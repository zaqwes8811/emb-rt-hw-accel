==> flow/design.v <==
`timescale 1 ns / 100 ps
module a_dff(clk, aclr, ena, data, q);
  parameter WIDTH = 8;
  input clk, aclr, ena; 
  input [WIDTH-1:0] data;
  output reg [WIDTH-1:0] q;
  always @ (posedge clk or posedge aclr)
  begin
    if (aclr)
      q <= 1'b0;
    else if (ena)
      q <= data;
  end
endmodule
module dffe_flag(clk, rst, clk_ena, d);
  input clk, rst, clk_ena;
  output d; 
  reg tmp;
  always @(posedge clk or posedge rst)
    begin
  if(rst)
    tmp <= 'b0;   
  else if(clk_ena)
      tmp <= 'b1;   
  end
  assign d = tmp;
endmodule
module register_pe(
  clk, rst, clk_ena,
  load, 
  datain, dforload, 
  dataout
);
  input clk, rst, clk_ena;   
  input load;
  input [8-1:0] datain, dforload;
  output [8-1:0] dataout;
  reg [8-1:0] out;
  always @(posedge clk or posedge rst)
    begin
    if(rst)
       out <= 0;
    else if(clk_ena)   
      if(load)   
      out <= dforload;
      else
	out <= datain;   
  end
  assign dataout = out;
endmodule
module register_pe_new(
  clk, rst, clk_ena,
  load, init, 
  datain, initdata,    
  dataout
);
  input clk, rst, clk_ena; 
  input load, init;
  input [8-1:0] datain, initdata;
  output [8-1:0] dataout;
  reg [8-1:0] out;
  always @(posedge clk)
    begin
  if(rst)
    out <= 'b0;
    else if(clk_ena) 
    if(init)
        out <= initdata;   
      else if(load)
        out <= datain;   
  end
  assign dataout = out;
endmodule
`timescale 1 ns / 100 ps
module shift_reg_width(
  clk, rst, clk_ena,
  load,
  din,
  dfload,
  dout,
  doutbig  
);
  parameter NUM_REG = 2;   
  input clk, rst, clk_ena;
  input load;
  input [8-1:0] din;   
  output [8-1:0] dout;   
  input [8*NUM_REG-1:0] dfload;   
  output [8*NUM_REG-1:0] doutbig;   
  wire [8-1:0] intconn [NUM_REG-1:0];
  register_pe 
    label_pe0(
      .clk(clk), .rst(rst), .clk_ena(clk_ena),
      .load(load), 
      .datain(din), 
      .dforload(dfload[8-1:0]),   
      .dataout(intconn[0])
    );
  assign doutbig[8-1:0] = intconn[0];
  genvar g;
  generate for(g = 1; g < NUM_REG; g = g+1) begin : label
    register_pe 
      label_pej(
        .clk(clk), .rst(rst), .clk_ena(clk_ena),
        .load(load), 
        .datain(intconn[g-1]), 
        .dforload(dfload[(g+1)*(8)-1:g*(8)]),   
        .dataout(intconn[g])
      );
  assign doutbig[(g+1)*(8)-1:g*(8)] = intconn[g];
  end endgenerate
  assign dout = intconn[NUM_REG-1];
endmodule
module v_shift_registers(
  clk, rst, clk_ena, 
  si, so
);
  parameter DELAY = 1;   
  parameter WIDTH = 8;
  input clk, rst, clk_ena;
  input [WIDTH-1:0] si;   
  output [WIDTH-1:0] so;
  reg [DELAY+1-1:0] tmp [WIDTH-1:0];   
  integer i;   
  always @(posedge clk or posedge rst)
    begin
    if(rst) begin
        for(i = 0; i < WIDTH; i = i+1) begin 
      tmp[i] = 'b0; 
      end
    end
      else if(clk_ena) begin
        for(i = 0; i < WIDTH; i = i+1) begin
      tmp[i] = {tmp[i][DELAY+1-2:0], si[i]}; 
      end 
    end   
  end
  genvar g;
  generate for(g = 0; g < WIDTH; g = g+1) begin : asfas
    assign so[g] = tmp[g][DELAY+1-1];
  end endgenerate
endmodule
* From RTL to reports: shift_reg_width
The steps from the RTL of shift_reg_width to its reports follow in flow order.
Line numbers count from 1 in the design file above.
Library cell names are shortened.
Not given: -
- Design top :: shift_reg_width
- Clock input :: clk
- Library :: sky130hd
- Library corner :: tt_025C_1v80

* Word level
Counts by Yosys on the flattened word-level netlist (proc, flatten, opt, wreduce). Print and check cells are left out. Cells with the same type and inputs are merged into one.
- Register bits :: 16
- Bits of input ports :: 28
- Output and inout bits :: 24
- Cells after elaboration :: 4
- Mux-type cells :: 2
** Operator list (count)
- 2-to-1 mux 8 bit :: 2

* Depth
Yosys ltp: most cells in a row. Word level: on the elaborated netlist, between registers, memories and ports. Mapped: between sequential cells and ports; inverters and the memories' decode and read muxes count.
- Depth in word-level cells :: 1
- ABC_AREA :: 1
- Mapped depth :: 6
- Depth with buffers taken out :: 4

* Netlist
Yosys stat after the flow's synthesis: flattened, memories mapped to cells. It holds for the ABC_AREA given above (unset counts as 0); a run with the other value may have another netlist.
- Mapped cells :: 145
- Synthesis area :: 967.2 um^2
- Area of sequential cells :: 400.4 um^2
- Mapped flip-flops :: 16
- Buffer cells :: 14
** Cells by type
- dfrtp_1 :: count 16, area in all 400.384 um^2
- nand2_1 :: count 64, area in all 240.23 um^2
- inv_1 :: count 33, area in all 123.869 um^2
- buf_4 :: count 11, area in all 82.579 um^2
- nand3_1 :: count 16, area in all 80.077 um^2
- buf_6 :: count 2, area in all 22.522 um^2
- inv_4 :: count 2, area in all 12.512 um^2
- buf_2 :: count 1, area in all 5.005 um^2

* Worst setup path after synthesis
OpenSTA on the mapped netlist: ideal clock, no wires. The path of least setup slack (recovery checks aside). Input and output delay are each 20% of the period. Register names are those of the netlist, which keeps one name where synthesis merged equal registers.
- Kind :: register to register
- Start :: reg label_pe0.out[5]
- End :: reg label[1].label_pej.out[5]
- Period :: 783 ps
- Library setup time :: 117 ps
- Launch time at the first pin :: 0 ps
- Arrival :: 597 ps
- Data required time :: 666 ps
- Setup slack :: 69 ps
- Path delay :: 714 ps
- Stages on the path :: 5
- Path buffers :: 0
- Synthesis period reached :: 714 ps
"path delay" is the arrival time less input delay plus setup time.
"stages on the path" counts driving pins, that of a launching flip-flop among them; a cell with two outputs on the path counts twice.
"synthesis period reached" is the clock period less the worst setup slack; recovery checks do not enter. This is arithmetic on one report: input and output delays are still those of the set period (20% each).
Between the ends stands the longest chain of elaborated cells between them, by number of cells; it is not shown to be the way that was timed. Of several equally long chains one is given.
Each line given opens the expression or statement behind the cell; cells for indexed reads and writes are added by Yosys, which also makes memories of some case tables.
At most two assigning lines are given for a register; there are more.
- Cell sequence :: dfrtp_1 inv_1 nand2_1 nand3_1 nand2_1
- Cells in the longest elaborated chain :: 1
- Elaborated cells on any way between the ends :: 1
- Source lines of those cells :: 1
- Those cells by class :: 1 x mux
** Ends and longest elaborated chain, after synthesis
- start: declaration :: RTL line 38 : reg [8-1:0] out;
- start: assignment :: RTL line 45 : out <= dforload;
- start: assignment :: RTL line 47 : out <= datain;
- 2-to-1 mux 8 bit :: RTL line 44 : if(load)
- end: assignment :: RTL line 45
- end: assignment :: RTL line 47
- end: declaration :: RTL line 38

Hand-over note for shift_reg_width

Top module shift_reg_width; platform sky130hd; tools Yosys and OpenROAD; 2 stored runs in no particular order. Input and output delays are each 20% of the period that was set; the output load is 0.01 pF.

* Entry A
** Files
==> flow/run.sh <==
#!/bin/bash
# the make line also repeats the synthesis and layout settings of config.mk as NAME=value (left out here)
make -C /OpenROAD-flow-scripts/flow DESIGN_CONFIG=/design/flow/config.mk WORK_HOME=/design/flow/orfs CLKGATE_MAP_FILE= finish
==> flow/config.mk <==
export PLATFORM = sky130hd
export DESIGN_NAME = shift_reg_width
export DESIGN_NICKNAME = shift_reg_width
export VERILOG_FILES = /design/flow/design.v
export SDC_FILE = /design/flow/constraint.sdc
export NUM_CORES = 4
export LEC_CHECK = 0
export ABC_AREA = 1
export CAP_MARGIN = 20
export CORE_ASPECT_RATIO = 0.74
export CORE_MARGIN = 2
export CORE_UTILIZATION = 60
export CTS_CLUSTER_DIAMETER = 201
export GPL_ROUTABILITY_DRIVEN = 0
export GPL_TIMING_DRIVEN = 0
export MIN_ROUTING_LAYER = met1
export PLACE_DENSITY_LB_ADDON = 0.12
export SLEW_MARGIN = 15
==> flow/constraint.sdc <==
create_clock -name core_clock -period 1.34 [get_ports {clk}]
set_input_delay 0.2680 -clock core_clock [delete_from_list [all_inputs] [get_ports {clk}]]
set_output_delay 0.2680 -clock core_clock [all_outputs]
set_load 0.01 [all_outputs]
** Results
No results, placement failed with FLW-0024.

* Entry B
** Files
==> flow/run.sh <==
#!/bin/bash
# the make line also repeats the synthesis and layout settings of config.mk as NAME=value (left out here)
make -C /OpenROAD-flow-scripts/flow DESIGN_CONFIG=/design/flow/config.mk WORK_HOME=/design/flow/orfs CLKGATE_MAP_FILE= finish
==> flow/config.mk <==
export PLATFORM = sky130hd
export DESIGN_NAME = shift_reg_width
export DESIGN_NICKNAME = shift_reg_width
export VERILOG_FILES = /design/flow/design.v
export SDC_FILE = /design/flow/constraint.sdc
export NUM_CORES = 4
export LEC_CHECK = 0
export CAP_MARGIN = 20
export CELL_PAD_IN_SITES_GLOBAL_PLACEMENT = 1
export CORE_MARGIN = 2
export CORE_UTILIZATION = 50
export GPL_ROUTABILITY_DRIVEN = 0
export GPL_TIMING_DRIVEN = 0
export PLACE_DENSITY = 0.54
export SETUP_SLACK_MARGIN = -0.03
export SLEW_MARGIN = 20
==> flow/constraint.sdc <==
create_clock -name core_clock -period 0.914 [get_ports {clk}]
set_input_delay 0.1828 -clock core_clock [delete_from_list [all_inputs] [get_ports {clk}]]
set_output_delay 0.1828 -clock core_clock [all_outputs]
set_load 0.01 [all_outputs]
** Results
No results, placement failed with GPL-0301.

End of note.
