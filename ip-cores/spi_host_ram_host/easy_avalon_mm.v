==> flow/design.v <==
module my_avalon_mm(
	clk,
	write,
	address,   
	writedata,
	readdata
	);
input clk, write;
input [7-1:0] address;
input [7:0] writedata;
output reg [7:0] readdata;
reg [7:0] mem [127:0];
always @(posedge clk) begin
	if (write)
	    mem[address] <= writedata;
	readdata <= mem[address];
end
endmodule
module ram_single(q, a, d, we, clk);
	output reg [7:0] q;
	input [7:0] d;
	input [6:0] a;
	input we, clk;
	reg [7:0] mem [127:0];
	always @(posedge clk) begin
		if (we)
		    mem[a] <= d;
		q <= mem[a];
	end
endmodule
# Tool chain data of ram_single
# The steps from the RTL of ram_single to its reports follow in flow order.
# Lines are those of the file above, counted from 1.
# Operators: Yosys type, input widths -> output width; for muxes data width and select width s.
# Cell names lack the library's common part.
# The mark -- stands for no value.
dict set report inputs {
  top {ram_single}
  clock {clk}
  library {sky130hd}
  pvt_corner {tt_025C_1v80}
}

# After elaboration
# Source: Yosys, flattened and elaborated, memories not mapped. Widths are those after wreduce; folded enables and synchronous resets count as part of the registers. Registers that Yosys merges into a memory's read port (data or address) are not register bits. Print and check cells do not count. Equal cells are merged and count once.
# Memory sizes are those after Yosys's memory passes, which may raise the word count (mostly to a power of two), join words into wider ones and drop unused or constant bits.
dict set report bits {
  reg_bits 0
  ram_bits 1024
  clocked_rd_ports_x_width 8
  memories 1
  out_inout_bits 8
  word_cells 4
}
dict set report classes {
  n_mux 3
}
# name size width rd wr line_no
set memory_table {}
lappend memory_table {mem 128 8 1 1 24} ;# reg [7:0] mem [127:0];
# operator count
set op_table {}
lappend op_table {{$mux 8} 1}
lappend op_table {{$mux 7} 1}
lappend op_table {{$mux 1} 1}

# Depth
# Longest topological path by Yosys (ltp), each cell counted once; first at word level (registers and memories cut), then after technology mapping (sequential cells cut; the memories' decode and read muxes count).
dict set report depth {
  ltp_word 1
  abc_area 0
  ltp_mapped 11
  mapped_depth_nobuf 7
}

# Synthesis result
# Yosys stat after the flow's synthesis: flattened, memories mapped to cells. It holds for the ABC_AREA given above (unset counts as 0); a run with the other value may have another netlist.
dict set report mapped {
  cell_count 2475
  synth_area_um2 40433.8
  seqArea_um2 30909.6
  flip_flops 1032
  buf_cells 195
}
# type count type_area_um2
set by_type {}
lappend by_type {edfxtp_1 1024 3.07E+04}
lappend by_type {a221oi_1 220 1.93E+03}
lappend by_type {nor2_1 240 900.864}
lappend by_type {mux2_2 60 675.648}
lappend by_type {a21oi_1 125 625.6}
lappend by_type {mux2i_1 61 610.586}
lappend by_type {a22oi_1 73 548.026}
lappend by_type {buf_2 80 400.384}
lappend by_type {o21ai_0 80 400.384}
lappend by_type {nand2_1 102 382.867}
lappend by_type {a22o_1 41 359.094}
lappend by_type {clkbuf_1 72 270.259}
lappend by_type {buf_6 23 258.998}
lappend by_type {mux4_2 11 247.738}
lappend by_type {a221o_1 20 200.192}
lappend by_type {dfxtp_1 8 160.154}
lappend by_type {o22ai_1 24 150.144}
lappend by_type {o221ai_1 17 148.893}
# Other cell types: 48; their cells: 194.

# Path before layout
# Path of least setup slack by OpenSTA after synthesis, without wires, with an ideal clock, recovery checks aside; 20% of the period is set as input and as output delay. Where synthesis merged equal registers, the netlist keeps one of their names.
dict set report synth_timing {
  kind {in2reg}
  from {in a[2]}
  to {mem mem[72][0]}
  tclk_ns 3.67
  input_delay_ns 0.734
  setup_ns 0.395
  launch_ns 0.734
  arrival_ns 2.632
  t_required_ns 3.275
  setup_slack_ns 0.643
  path_delay_ns 2.293
  path_stages 8
  path_buffers 7
  synth_period_reached_ns 3.027
}
# "path_delay_ns" = arrival - input delay + setup time.
# "path_stages" counts driving pins, that of a launching flip-flop among them; a cell with two outputs on the path counts twice.
# "synth_period_reached_ns" is the clock period less the worst setup slack; recovery checks do not enter. This is arithmetic on one report: input and output delays are still those of the set period (20% each).
# The rows between start and end are the longest chain of elaborated cells between them; the timing report does not say that the signal goes this way. Where chains are equally long, one stands for them.
# A line is the first line of the expression or statement that the cell stems from. Yosys adds cells for indexed reads and writes and turns some case tables into memories.
dict set report synth_via {
  path_cell_list {buf_6 -> buf_6 -> buf_6 -> buf_6 -> buf_2 -> buf_2 -> buf_2 -> nor4_1}
  elab_chain_cells 1
  cone_cells 1
  lines_between 1
}
# item line_no
set synth_rtl {}
lappend synth_rtl {{from (decl)} 22} ;# input [6:0] a;
lappend synth_rtl {{$mux 7} 26} ;# if (we)
lappend synth_rtl {{to (decl)} 24} ;# reg [7:0] mem [127:0];

# Path in the finished layout
# Path of least setup slack in the final report of run B (OpenROAD, finished layout, wires in). Where an end is a register, its clock arrival counts in the times.
dict set report layout_timing {
  kind {in2reg}
  from {in a[2]}
  to {reg q[0]}
  tclk_ns 3.15
  input_delay_ns 0.63
  setup_ns 0.15
  launch_ns 0.63
  arrival_ns 3.56
  t_required_ns 3.72
  setup_slack_ns 0.16
  path_stages 11
  path_buffers 4
}
dict set report layout_via {
  path_cell_list {buf_8 -> buf_12 -> nor2b_4 -> buf_12 -> buf_4 -> a221oi_1 -> nor2_1 -> o21ai_0 -> nand2_1 -> a211oi_1 -> nand4_1}
}
# item line_no
set layout_rtl {}
lappend layout_rtl {{from (decl)} 22} ;# input [6:0] a;
lappend layout_rtl {{to (decl)} 20} ;# output reg [7:0] q;
# Chain of elaborated cells between the ends: none given.

; Top module ram_single; platform sky130hd; tools Yosys and OpenROAD; 2 stored runs in no particular order. Input and output delays are each 20% of the period that was set; the output load is 0.01 pF.
; "period_reached_ns" = clock period - worst setup slack. The figure is calculated, with input and output delays left at 20% of the set period.

[run A: settings]
period_ns = 2.18
CORE_UTILIZATION = 59
SETUP_SLACK_MARGIN = -0.06
PLACE_DENSITY_LB_ADDON = 0.11
CORE_MARGIN = 5
CELL_PAD_IN_SITES_GLOBAL_PLACEMENT = 1
CELL_PAD_IN_SITES_DETAIL_PLACEMENT = 2
ABC_AREA = 1
GPL_TIMING_DRIVEN = 0
GPL_ROUTABILITY_DRIVEN = 0
CTS_CLUSTER_SIZE = 53
MAX_ROUTING_LAYER = met5
CAP_MARGIN = 20
SLEW_MARGIN = 20
[run A: results]
outcome = did not finish, placement stopped with DPL-0033

[run B: settings]
period_ns = 3.15
CORE_UTILIZATION = 22
SETUP_SLACK_MARGIN = 0.03
PLACE_DENSITY_LB_ADDON = 0.24
CORE_ASPECT_RATIO = 1.45
CORE_MARGIN = 6
CELL_PAD_IN_SITES_GLOBAL_PLACEMENT = 3
CELL_PAD_IN_SITES_DETAIL_PLACEMENT = 0
CTS_CLUSTER_DIAMETER = 148
MAX_ROUTING_LAYER = met4
CAP_MARGIN = 20
SLEW_MARGIN = 20
[run B: results]
setup_ws_ns = 0.158
design_die_area_um2 = 194399.0
finalCellArea_um2 = 50614.8
yosys.chip_area_um2 = 40433.8
tns_ns = 0.000
period_reached_ns = 2.992
post_route_util_pct = 27.8
